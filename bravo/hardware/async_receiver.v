==> flow/design.v <==
module async_receiver(clk, RxD, RxD_data_ready, RxD_data, RxD_endofpacket, RxD_idle);
input clk, RxD;
output RxD_data_ready;   
output [7:0] RxD_data;
parameter ClkFrequency = 50000000;  
parameter Baud = 115200;
output RxD_endofpacket;   
output RxD_idle;   
parameter Baud8 = Baud*8;
parameter Baud8GeneratorAccWidth = 16;
wire [Baud8GeneratorAccWidth:0] Baud8GeneratorInc = ((Baud8<<(Baud8GeneratorAccWidth-7))+(ClkFrequency>>8))/(ClkFrequency>>7);
reg [Baud8GeneratorAccWidth:0] Baud8GeneratorAcc;
always @(posedge clk) Baud8GeneratorAcc <= Baud8GeneratorAcc[Baud8GeneratorAccWidth-1:0] + Baud8GeneratorInc;
wire Baud8Tick = Baud8GeneratorAcc[Baud8GeneratorAccWidth];
reg [1:0] RxD_sync_inv;
always @(posedge clk) if(Baud8Tick) RxD_sync_inv <= {RxD_sync_inv[0], ~RxD};
reg [1:0] RxD_cnt_inv;
reg RxD_bit_inv;
always @(posedge clk)
if(Baud8Tick)
begin
	if( RxD_sync_inv[1] && RxD_cnt_inv!=2'b11) RxD_cnt_inv <= RxD_cnt_inv + 2'h1;
	else 
	if(~RxD_sync_inv[1] && RxD_cnt_inv!=2'b00) RxD_cnt_inv <= RxD_cnt_inv - 2'h1;
	if(RxD_cnt_inv==2'b00) RxD_bit_inv <= 1'b0;
	else
	if(RxD_cnt_inv==2'b11) RxD_bit_inv <= 1'b1;
end
reg [3:0] state;
reg [3:0] bit_spacing;
wire next_bit = (bit_spacing==4'd10);
always @(posedge clk)
if(state==0)
	bit_spacing <= 4'b0000;
else
if(Baud8Tick)
	bit_spacing <= {bit_spacing[2:0] + 4'b0001} | {bit_spacing[3], 3'b000};
always @(posedge clk)
if(Baud8Tick)
case(state)
	4'b0000: if(RxD_bit_inv) state <= 4'b1000;   
	4'b1000: if(next_bit) state <= 4'b1001;   
	4'b1001: if(next_bit) state <= 4'b1010;   
	4'b1010: if(next_bit) state <= 4'b1011;   
	4'b1011: if(next_bit) state <= 4'b1100;   
	4'b1100: if(next_bit) state <= 4'b1101;   
	4'b1101: if(next_bit) state <= 4'b1110;   
	4'b1110: if(next_bit) state <= 4'b1111;   
	4'b1111: if(next_bit) state <= 4'b0001;   
	4'b0001: if(next_bit) state <= 4'b0000;   
	default: state <= 4'b0000;
endcase
reg [7:0] RxD_data;
always @(posedge clk)
if(Baud8Tick && next_bit && state[3]) RxD_data <= {~RxD_bit_inv, RxD_data[7:1]};
reg RxD_data_ready, RxD_data_error;
always @(posedge clk)
begin
	RxD_data_ready <= (Baud8Tick && next_bit && state==4'b0001 && ~RxD_bit_inv);   
	RxD_data_error <= (Baud8Tick && next_bit && state==4'b0001 &&  RxD_bit_inv);   
end
reg [4:0] gap_count;
always @(posedge clk) if (state!=0) gap_count<=5'h00; else if(Baud8Tick & ~gap_count[4]) gap_count <= gap_count + 5'h01;
assign RxD_idle = gap_count[4];
reg RxD_endofpacket; always @(posedge clk) RxD_endofpacket <= Baud8Tick & (gap_count==5'h0F);
endmodule
; ---- Step by step through the tools: async_receiver
; What the tools print for async_receiver, step after step.
; Lines are those of the file above, counted from 1.
; Operators: Yosys type, input widths -> output width; for muxes data width and select width s.
; Cell names lack the library's common part.
; The mark -- stands for no value.
[inputs]
design = async_receiver
clock = clk
cell_library = sky130hd
pvt_corner = tt_025C_1v80

; ---- Word-level counts
; Yosys after proc, flatten, opt, wreduce and memory -nomap, before mapping. Memory bits, and registers merged into a memory's read port (data or address), are not among the register bits. Print and check cells are not counted. Equal cells are merged and count once.
[word_totals]
regBits = 45
input_bits = 2
output_inout_bits = 11
elab_cells = 74
[op_classes]
addsub = 5
n_eq = 23
muxes = 14
bitwise = 7
reduce_and_logical = 15
[ops]
columns = operator, n
row1 = $pmux 4 s10, 1
row2 = $mux 4, 10
row3 = $eq 4x4->1 const B, 9
row4 = $ne 2x2->1 const B, 11
row5 = $add 16x11->17 const B, 1
row6 = $reduce_and 11->1, 1
row7 = $logic_and 1x1->1, 6
row8 = $reduce_bool 2->1, 3
row9 = $add 5x1->5 const B, 1
row10 = $eq 5x4->1 const B, 1
row11 = $not 1->1, 4
row12 = $reduce_and 2->1, 2
row13 = $add 3x1->4 const B, 1
row14 = $eq 4x1->1 const B, 1
row15 = $or 4x4->4, 1
row16 = $logic_not 4->1, 1
row17 = $reduce_bool 4->1, 1
row18 = $mux 2, 2
row19 = $and 1x1->1, 2
row20 = $add 2x1->2 const B, 1
row21 = $sub 2x1->2 const B, 1
row22 = $eq 2x2->1 const B, 1
row23 = $logic_not 2->1, 1
row24 = $mux 1, 1

; ---- Depth
; Longest topological path by Yosys (ltp), each cell counted once; first at word level (registers and memories cut), then after technology mapping (sequential cells cut; the memories' decode and read muxes count).
[logic_depth]
word_depth = 4
ABC_AREA = 0
ltp_mapped = 6
ltp_nobuf = 6

; ---- Mapped cells and area
; The flow's flattened synthesis, as Yosys stat reports it; memories are mapped. The netlist is that of the ABC_AREA named above (0 if unset); the other value can give another one.
[synth_totals]
cells = 151
yosys_area_um2 = 1709.1
seqArea_um2 = 1011.0
ffs = 42
buffers = 4
[by_type]
columns = type, n, area_total_um2
row1 = edfxtp_1, 17, 510.49
row2 = dfxtp_1, 25, 500.48
row3 = ha_1, 7, 87.584
row4 = xnor2_1, 10, 87.584
row5 = xor2_1, 10, 87.584
row6 = nand2_1, 14, 52.55
row7 = nor2_1, 14, 52.55
row8 = inv_1, 10, 37.536
row9 = a21oi_1, 5, 25.024
row10 = nor2b_1, 4, 25.024
row11 = and2_1, 3, 18.768
row12 = nand2b_1, 3, 18.768
row13 = clkbuf_1, 4, 15.014
row14 = and3_1, 2, 12.512
row15 = nand4_1, 2, 12.512
row16 = or4_4, 1, 11.261
row17 = a211o_2, 1, 10.01
row18 = mux2i_1, 1, 10.01
; Other cell types: 18; their cells: 18.

; ---- Worst setup path after synthesis
; OpenSTA on the mapped netlist: ideal clock, no wires. The path of least setup slack (recovery checks aside). Input and output delay are each 20% of the period. Register names are those of the netlist, which keeps one name where synthesis merged equal registers.
[synth_path]
path_type = register to register
from = register bit_spacing[0]
to = register state[0]
period_ns = 2.56
setup_time_ns = 0.339
t_first_pin_ns = 0.000
arrival_ns = 1.024
required_time_ns = 2.221
slack_ns = 1.196
path_delay_ns = 1.363
path_stages = 7
path_buffers = 0
synth_period_reached_ns = 1.364
; "path_delay_ns" = arrival - input delay + setup time.
; "path_stages" counts driving pins, that of a launching flip-flop among them; a cell with two outputs on the path counts twice.
; "synth_period_reached_ns" is the clock period less the worst setup slack; recovery checks do not enter. This is arithmetic on one report: input and output delays are still those of the set period (20% each).
; Between the ends stands the longest chain of elaborated cells between them, by number of cells; it is not shown to be the way that was timed. Of several equally long chains one is given.
; A line is the first line of the expression or statement that the cell stems from. Yosys adds cells for indexed reads and writes and turns some case tables into memories.
; At most two assigning lines are given for a register; there are more.
; Only ways into the end's enable, where the timed path ends, are counted here.
[synth_via]
path_cell_list = dfxtp_1 > inv_1 > ha_1 > nand3b_1 > nand2_1 > o21ai_0 > a21oi_1
elab_chain_len = 3
cone_cells = 11
cone_lines = 1
classes_between = 10 x eq/ne; 1 x reduce/logical
[synth_lines]
columns = element, line
row1 = start: declaration, 30  ; reg [3:0] bit_spacing;
row2 = start: assignment, 34  ; bit_spacing <= 4'b0000;
row3 = start: assignment, 37  ; bit_spacing <= {bit_spacing[2:0] + 4'b0001} | {bit_spacing[3], 3'b000};
row4 = $eq 4x4->1, 31  ; wire next_bit = (bit_spacing==4'd10);
row5 = $ne 2x2->1, --
row6 = $reduce_and 11->1, --
row7 = end: assignment, 41  ; 4'b0000: if(RxD_bit_inv) state <= 4'b1000;
row8 = end: assignment, 42  ; 4'b1000: if(next_bit) state <= 4'b1001;
row9 = end: declaration, 29  ; reg [3:0] state;

; ---- Timing after layout
; Path of least setup slack in the final report of run 1 (OpenROAD, finished layout, wires in). Where an end is a register, its clock arrival counts in the times.
[layout_path]
path_type = register to output
from = register RxD_data[4]
to = output port RxD_data[4]
period_ns = 2.66
output_delay_ns = 0.53
t_first_pin_ns = 0.30
arrival_ns = 1.21
required_time_ns = 2.13
slack_ns = 0.91
path_stages = 2
path_buffers = 1
[layout_via]
path_cell_list = edfxtp_1 > clkdlybuf4s50_1
elab_chain_len = 0
cone_cells = 0
cone_lines = 0
[layout_lines]
columns = element, line
row1 = start: declaration, 4  ; output [7:0] RxD_data;
row2 = start: assignment, 55  ; if(Baud8Tick && next_bit && state[3]) RxD_data <= {~RxD_bit_inv, RxD_data[7:1]};
row3 = end: declaration, 4

# Flow runs of async_receiver

Below are 2 stored runs of the flow (Yosys, OpenROAD; platform sky130hd) on async_receiver, each with its settings and what was measured, unordered. Constraints: input delay and output delay 20% of the set period each, output load 0.01 pF.
"period_reached_ns" = clock period - worst setup slack. The figure is calculated, with input and output delays left at 20% of the set period.
"timing.worst_path_ns" is the time allowed to the run's worst setup path (the clock period less input and output delay, where it has them) less its slack. Clock arrival times count: a late capture clock shortens it, a late launch clock lengthens it.
"design_power_mw" rests on the timing tool's default activity at the inputs, not on a simulated workload.

# run 1
==> flow/run.sh <==
#!/bin/bash
# the make line also repeats the synthesis and layout settings of config.mk as NAME=value (left out here)
make -C /OpenROAD-flow-scripts/flow DESIGN_CONFIG=/design/flow/config.mk WORK_HOME=/design/flow/orfs CLKGATE_MAP_FILE= finish
==> flow/config.mk <==
export PLATFORM = sky130hd
export DESIGN_NAME = async_receiver
export DESIGN_NICKNAME = async_receiver
export VERILOG_FILES = /design/flow/design.v
export SDC_FILE = /design/flow/constraint.sdc
export NUM_CORES = 4
export LEC_CHECK = 0
export ABC_AREA = 0
export CAP_MARGIN = 20
export CELL_PAD_IN_SITES_DETAIL_PLACEMENT = 2
export CELL_PAD_IN_SITES_GLOBAL_PLACEMENT = 0
export CORE_MARGIN = 6
export CORE_UTILIZATION = 20
export HOLD_SLACK_MARGIN = -0.01
export MIN_ROUTING_LAYER = met2
export SLEW_MARGIN = 20
export TNS_END_PERCENT = 30
==> flow/constraint.sdc <==
create_clock -name core_clock -period 2.66 [get_ports {clk}]
set_input_delay 0.5320 -clock core_clock [delete_from_list [all_inputs] [get_ports {clk}]]
set_output_delay 0.5320 -clock core_clock [all_outputs]
set_load 0.01 [all_outputs]

==> run 1: results <==
period_reached_ns=1.747
synth_chip_area_um2=1709.1
design_die_area_um2=10907.7
final_cell_area_um2=2040.7
finish.utilization_pct=24.7
timing.worst_path_ns=1.21
critical_path_type="register to output"
worst_setup_slack_ns=0.913
design_power_mw=1.103
timing.setup.tns_ns=0.000
holdWs_ns=0.425

# run 2
==> flow/run.sh <==
#!/bin/bash
# the make line also repeats the synthesis and layout settings of config.mk as NAME=value (left out here)
make -C /OpenROAD-flow-scripts/flow DESIGN_CONFIG=/design/flow/config.mk WORK_HOME=/design/flow/orfs CLKGATE_MAP_FILE= finish
==> flow/config.mk <==
export PLATFORM = sky130hd
export DESIGN_NAME = async_receiver
export DESIGN_NICKNAME = async_receiver
export VERILOG_FILES = /design/flow/design.v
export SDC_FILE = /design/flow/constraint.sdc
export NUM_CORES = 4
export LEC_CHECK = 0
export CAP_MARGIN = 20
export CELL_PAD_IN_SITES_DETAIL_PLACEMENT = 1
export CORE_ASPECT_RATIO = 0.61
export CORE_MARGIN = 2
export CORE_UTILIZATION = 62
export CTS_CLUSTER_DIAMETER = 38
export MAX_ROUTING_LAYER = met4
export PLACE_DENSITY_LB_ADDON = 0.07
export SLEW_MARGIN = 10
export TNS_END_PERCENT = 60
==> flow/constraint.sdc <==
create_clock -name core_clock -period 1.55 [get_ports {clk}]
set_input_delay 0.3100 -clock core_clock [delete_from_list [all_inputs] [get_ports {clk}]]
set_output_delay 0.3100 -clock core_clock [all_outputs]
set_load 0.01 [all_outputs]

==> run 2: results <==
outcome="stopped before the end: clock tree synthesis reported DPL-0033"
