==> flow/design.v <==
module async_transmitter(clk, TxD_start, TxD_data, TxD, TxD_busy);
input clk, TxD_start;
input [7:0] TxD_data;
output TxD, TxD_busy;
assign LEDG = TxD_data;
parameter ClkFrequency = 50000000;	 
parameter Baud = 115200;
parameter RegisterInputData = 1;	 
parameter BaudGeneratorAccWidth = 16;
reg [BaudGeneratorAccWidth:0] BaudGeneratorAcc;
wire [BaudGeneratorAccWidth:0] BaudGeneratorInc = ((Baud<<(BaudGeneratorAccWidth-4))+(ClkFrequency>>5))/(ClkFrequency>>4);
wire BaudTick = BaudGeneratorAcc[BaudGeneratorAccWidth];
wire TxD_busy;
always @(posedge clk) if(TxD_busy) BaudGeneratorAcc <= BaudGeneratorAcc[BaudGeneratorAccWidth-1:0] + BaudGeneratorInc;
reg [3:0] state;
wire TxD_ready = (state==0);
assign TxD_busy = ~TxD_ready;
reg [7:0] TxD_dataReg;
always @(posedge clk) if(TxD_ready & TxD_start) TxD_dataReg <= TxD_data;
wire [7:0] TxD_dataD = RegisterInputData ? TxD_dataReg : TxD_data;
always @(posedge clk)
case(state)
	4'b0000: if(TxD_start) state <= 4'b0001;
	4'b0001: if(BaudTick) state <= 4'b0100;
	4'b0100: if(BaudTick) state <= 4'b1000;   
	4'b1000: if(BaudTick) state <= 4'b1001;   
	4'b1001: if(BaudTick) state <= 4'b1010;   
	4'b1010: if(BaudTick) state <= 4'b1011;   
	4'b1011: if(BaudTick) state <= 4'b1100;   
	4'b1100: if(BaudTick) state <= 4'b1101;   
	4'b1101: if(BaudTick) state <= 4'b1110;   
	4'b1110: if(BaudTick) state <= 4'b1111;   
	4'b1111: if(BaudTick) state <= 4'b0010;   
	4'b0010: if(BaudTick) state <= 4'b0011;   
	4'b0011: if(BaudTick) state <= 4'b0000;   
	default: if(BaudTick) state <= 4'b0000;
endcase
reg muxbit;
always @( * )
case(state[2:0])
	3'd0: muxbit <= TxD_dataD[0];
	3'd1: muxbit <= TxD_dataD[1];
	3'd2: muxbit <= TxD_dataD[2];
	3'd3: muxbit <= TxD_dataD[3];
	3'd4: muxbit <= TxD_dataD[4];
	3'd5: muxbit <= TxD_dataD[5];
	3'd6: muxbit <= TxD_dataD[6];
	3'd7: muxbit <= TxD_dataD[7];
endcase
reg TxD;
always @(posedge clk) TxD <= (state<4) | (state[3] & muxbit);   
endmodule
Tool chain data of async_transmitter
Tool output for the design above, in the order of the flow.
Lines are those of the file above, counted from 1.
Operators: Yosys type, input widths -> output width; for muxes data width and select width s.
Cell names lack the library's common part.
{ "design": {"design": "async_transmitter", "clk_port": "clk", "library": "sky130hd", "corner": "tt_025C_1v80"} }

After elaboration
Counts by Yosys on the flattened word-level netlist (proc, flatten, opt, wreduce; memories kept). Register bits leave out memories and registers merged into their read ports (data or address). Print and check cells are left out. Cells with the same type and inputs are merged into one.
{ "op_classes": {"n_shift": 0, "n_mul": 0, "bitwise": 4, "cmp": 1, "eq_ne": 30, "n_reduce_logical": 4, "div_mod_pow": 0, "n_addsub": 1, "mux": 15} }
{ "ops": {"columns": ["op", "count"], "rows": [
  ["$mux 4", 13],
  ["$pmux 4 s12", 1],
  ["$eq 4x4->1 const B", 8],
  ["$ne 2x2->1 const B", 12],
  ["$add 16x8->17 const B", 1],
  ["$reduce_and 13->1", 1],
  ["$reduce_bool 13->1", 1],
  ["$eq 3x3->1 const B", 4],
  ["$pmux 1 s8", 1],
  ["$eq 3x2->1 const B", 2],
  ["$eq 4x1->1 const B", 1],
  ["$eq 4x2->1 const B", 1],
  ["$lt 4x3->1 const B", 1],
  ["$eq 4x3->1 const B", 1],
  ["$logic_not 4->1", 1],
  ["$eq 3x1->1 const B", 1],
  ["$logic_not 3->1", 1],
  ["$and 1x1->1", 2],
  ["$or 1x1->1", 1],
  ["$not 1->1", 1]
]} }
{ "bits": {"mem_bits_rw": 0, "latchBits": 0, "n_memories": 0, "word_cells": 59, "input_bits": 10, "mem_bits_ro": 0, "reg_bits": 30, "clocked_rd_ports_x_width": 0} }

Logic depth
Yosys ltp: most cells in a row. Word level: on the elaborated netlist, between registers, memories and ports. Mapped: between sequential cells and ports; inverters and the memories' decode and read muxes count.
{ "logic_depth": {"word_depth": 4, "ABC_AREA": 0, "mapped_depth": 6, "depth_no_buf": 6} }

Netlist
Source: synth_stat.txt of the flow (Yosys; design flattened, memories mapped). It holds for the ABC_AREA given above (unset counts as 0); a run with the other value may have another netlist.
{ "types": {"columns": ["cell_type", "count", "type_area_um2"], "rows": [
  ["edfxtp_1", 29, 870.835],
  ["xnor2_1", 7, 61.309],
  ["xor2_1", 7, 61.309],
  ["mux4_2", 2, 45.043],
  ["a21oi_1", 7, 35.034],
  ["nand2_1", 7, 26.275],
  ["nor2_1", 6, 22.522],
  ["dfxtp_1", 1, 20.019],
  ["nand3_1", 4, 20.019],
  ["inv_1", 5, 18.768],
  ["a21o_1", 2, 15.014],
  ["nor3_1", 3, 15.014],
  ["a211oi_2", 1, 12.512],
  ["ha_1", 1, 12.512],
  ["nand4_1", 2, 12.512],
  ["nor2b_1", 2, 12.512],
  ["nor4_2", 1, 12.512],
  ["o211ai_2", 1, 12.512]
]} }
Not listed: further types 12, cells in them 14.
{ "synth_totals": {"mapped_area_um2": 1376.3, "cells": 102, "seqArea_um2": 890.9, "ff_cells": 30, "n_buf": 3} }

Timing after synthesis
Path of least setup slack by OpenSTA after synthesis, without wires, with an ideal clock, recovery checks aside; 20% of the period is set as input and as output delay. Where synthesis merged equal registers, the netlist keeps one of their names.
{ "synth_path": {"kind": "register to register", "start": "reg state[1]", "end": "reg state[0]", "setup_slack_ps": 274, "delay_ps": 1707, "arrival_ps": 1450, "period_ps": 1980, "setup_ps": 257, "n_path_buf": 1, "driving_pins": 5, "period_less_setup_slack_ps": 1706} }
"delay_ps" = arrival - input delay + setup time.
"driving_pins": output pins that drive a net of the path, with the launching flip-flop's if there is one; two outputs of one cell count as two.
"period_less_setup_slack_ps" = period - worst setup slack (recovery checks aside). The figure is calculated, with input and output delays left at 20% of the set period.
Between the ends stands the longest chain of elaborated cells between them, by number of cells; it is not shown to be the way that was timed. Of several equally long chains one is given.
A line is the first line of the expression or statement that the cell stems from. Yosys adds cells for indexed reads and writes and turns some case tables into memories.
A register here has more assigning lines than the two given.
Only ways into the end's enable, where the timed path ends, are counted here.
{ "synth_between": {"path_cell_list": "edfxtp_1 -> clkbuf_1 -> nor4_1 -> inv_1 -> a21o_1", "elab_chain_cells": 3, "cells_between": 26, "cone_classes": "eq/ne (23); reduce/logical (3)"} }
{ "synth_lines": {"columns": ["item", "line", "source"], "rows": [
  ["start: declaration", 15, "reg [3:0] state;"],
  ["start: assignment", 23, "4'b0000: if(TxD_start) state <= 4'b0001;"],
  ["start: assignment", 24, "4'b0001: if(BaudTick) state <= 4'b0100;"],
  ["$logic_not 4->1", 22, "case(state)"],
  ["$reduce_bool 13->1", null, null],
  ["$reduce_and 13->1", null, null],
  ["end: assignment", 23, null],
  ["end: assignment", 24, null],
  ["end: declaration", 15, null]
]} }

Timing after layout
Path of least setup slack in the final report of record 1 (OpenROAD, finished layout, wires in). Where an end is a register, its clock arrival counts in the times.
The path's times are printed in steps of 10 ps; the period is the one set.
{ "layout_path": {"kind": "register to output", "start": "reg state[0]", "end": "out TxD_busy", "n_path_buf": 1, "setup_slack_ps": 660, "driving_pins": 4, "arrival_ps": 1900, "period_ps": 3200} }
Between the ends stands the longest chain of elaborated cells between them, by number of cells; it is not shown to be the way that was timed. Of several equally long chains one is given.
A register here has more assigning lines than the two given.
{ "layout_between": {"path_cell_list": "edfxtp_1 -> nor4_1 -> inv_1 -> clkdlybuf4s50_1", "elab_chain_cells": 2, "cells_between": 2, "cone_classes": "logic (1); reduce/logical (1)"} }
{ "layout_lines": {"columns": ["item", "line", "source"], "rows": [
  ["start: declaration", 15, "reg [3:0] state;"],
  ["start: assignment", 23, "4'b0000: if(TxD_start) state <= 4'b0001;"],
  ["start: assignment", 24, "4'b0001: if(BaudTick) state <= 4'b0100;"],
  ["$logic_not 4->1", 16, "wire TxD_ready = (state==0);"],
  ["$not 1->1", 17, "assign TxD_busy = ~TxD_ready;"],
  ["end: declaration", 4, "output TxD, TxD_busy;"]
]} }

==> results <==
Design async_transmitter on sky130hd. What follows are 2 stored runs of the flow, each under its own settings; their order means nothing. The constraints put input and output delay at 20% of the set period each and load the outputs with 0.01 pF.
"period_reached_ps" is the run's clock period less its worst setup slack. It is reckoned from that one timing run; input and output delays stay at 20% of the period that was set.
By "worst_path_ps" is meant the share of the clock period that the worst setup path is allowed (20% is reserved at inputs, 20% at outputs), minus its slack. Clock arrival times at its registers enter into it.
"power.total_mw" rests on the timing tool's default activity at the inputs, not on a simulated workload.
"worst_path_ps" is known to 10 ps.
[
  {
    "run": "record 1",
    "settings": { "period_ns": 3.2, "CAP_MARGIN": 20, "CORE_MARGIN": 2, "CORE_UTILIZATION": 40, "SLEW_MARGIN": 20 },
    "results": { "synthesis_area_um2": 1376.3, "worst_path_ps": 1900, "path_kind": "register to output", "ws_hold_ps": 593, "design.die.area_um2": 3926.3, "power.total_mw": 0.8312, "post_route_util_pct": 49.8, "final_cell_area_um2": 1650.3, "tns_setup_ps": 0, "period_reached_ps": 2538, "timing.setup.ws_ps": 662 }
  },
  {
    "run": "record 2",
    "settings": { "period_ns": 2.81, "CORE_UTILIZATION": 32, "PLACE_DENSITY": 0.45, "CORE_ASPECT_RATIO": 1.17, "CELL_PAD_IN_SITES_GLOBAL_PLACEMENT": 3, "CELL_PAD_IN_SITES_DETAIL_PLACEMENT": 1, "TNS_END_PERCENT": 65, "ABC_AREA": 1, "GPL_TIMING_DRIVEN": 0, "CAP_MARGIN": 20, "CORE_MARGIN": 2, "SLEW_MARGIN": 20 },
    "results": { "synthesis_area_um2": 1605.3, "worst_path_ps": 2060, "path_kind": "register to output", "ws_hold_ps": 554, "design.die.area_um2": 5600.8, "power.total_mw": 1.664, "post_route_util_pct": 39.4, "final_cell_area_um2": 1878.0, "tns_setup_ps": 0, "period_reached_ps": 2618, "timing.setup.ws_ps": 192 }
  }
]
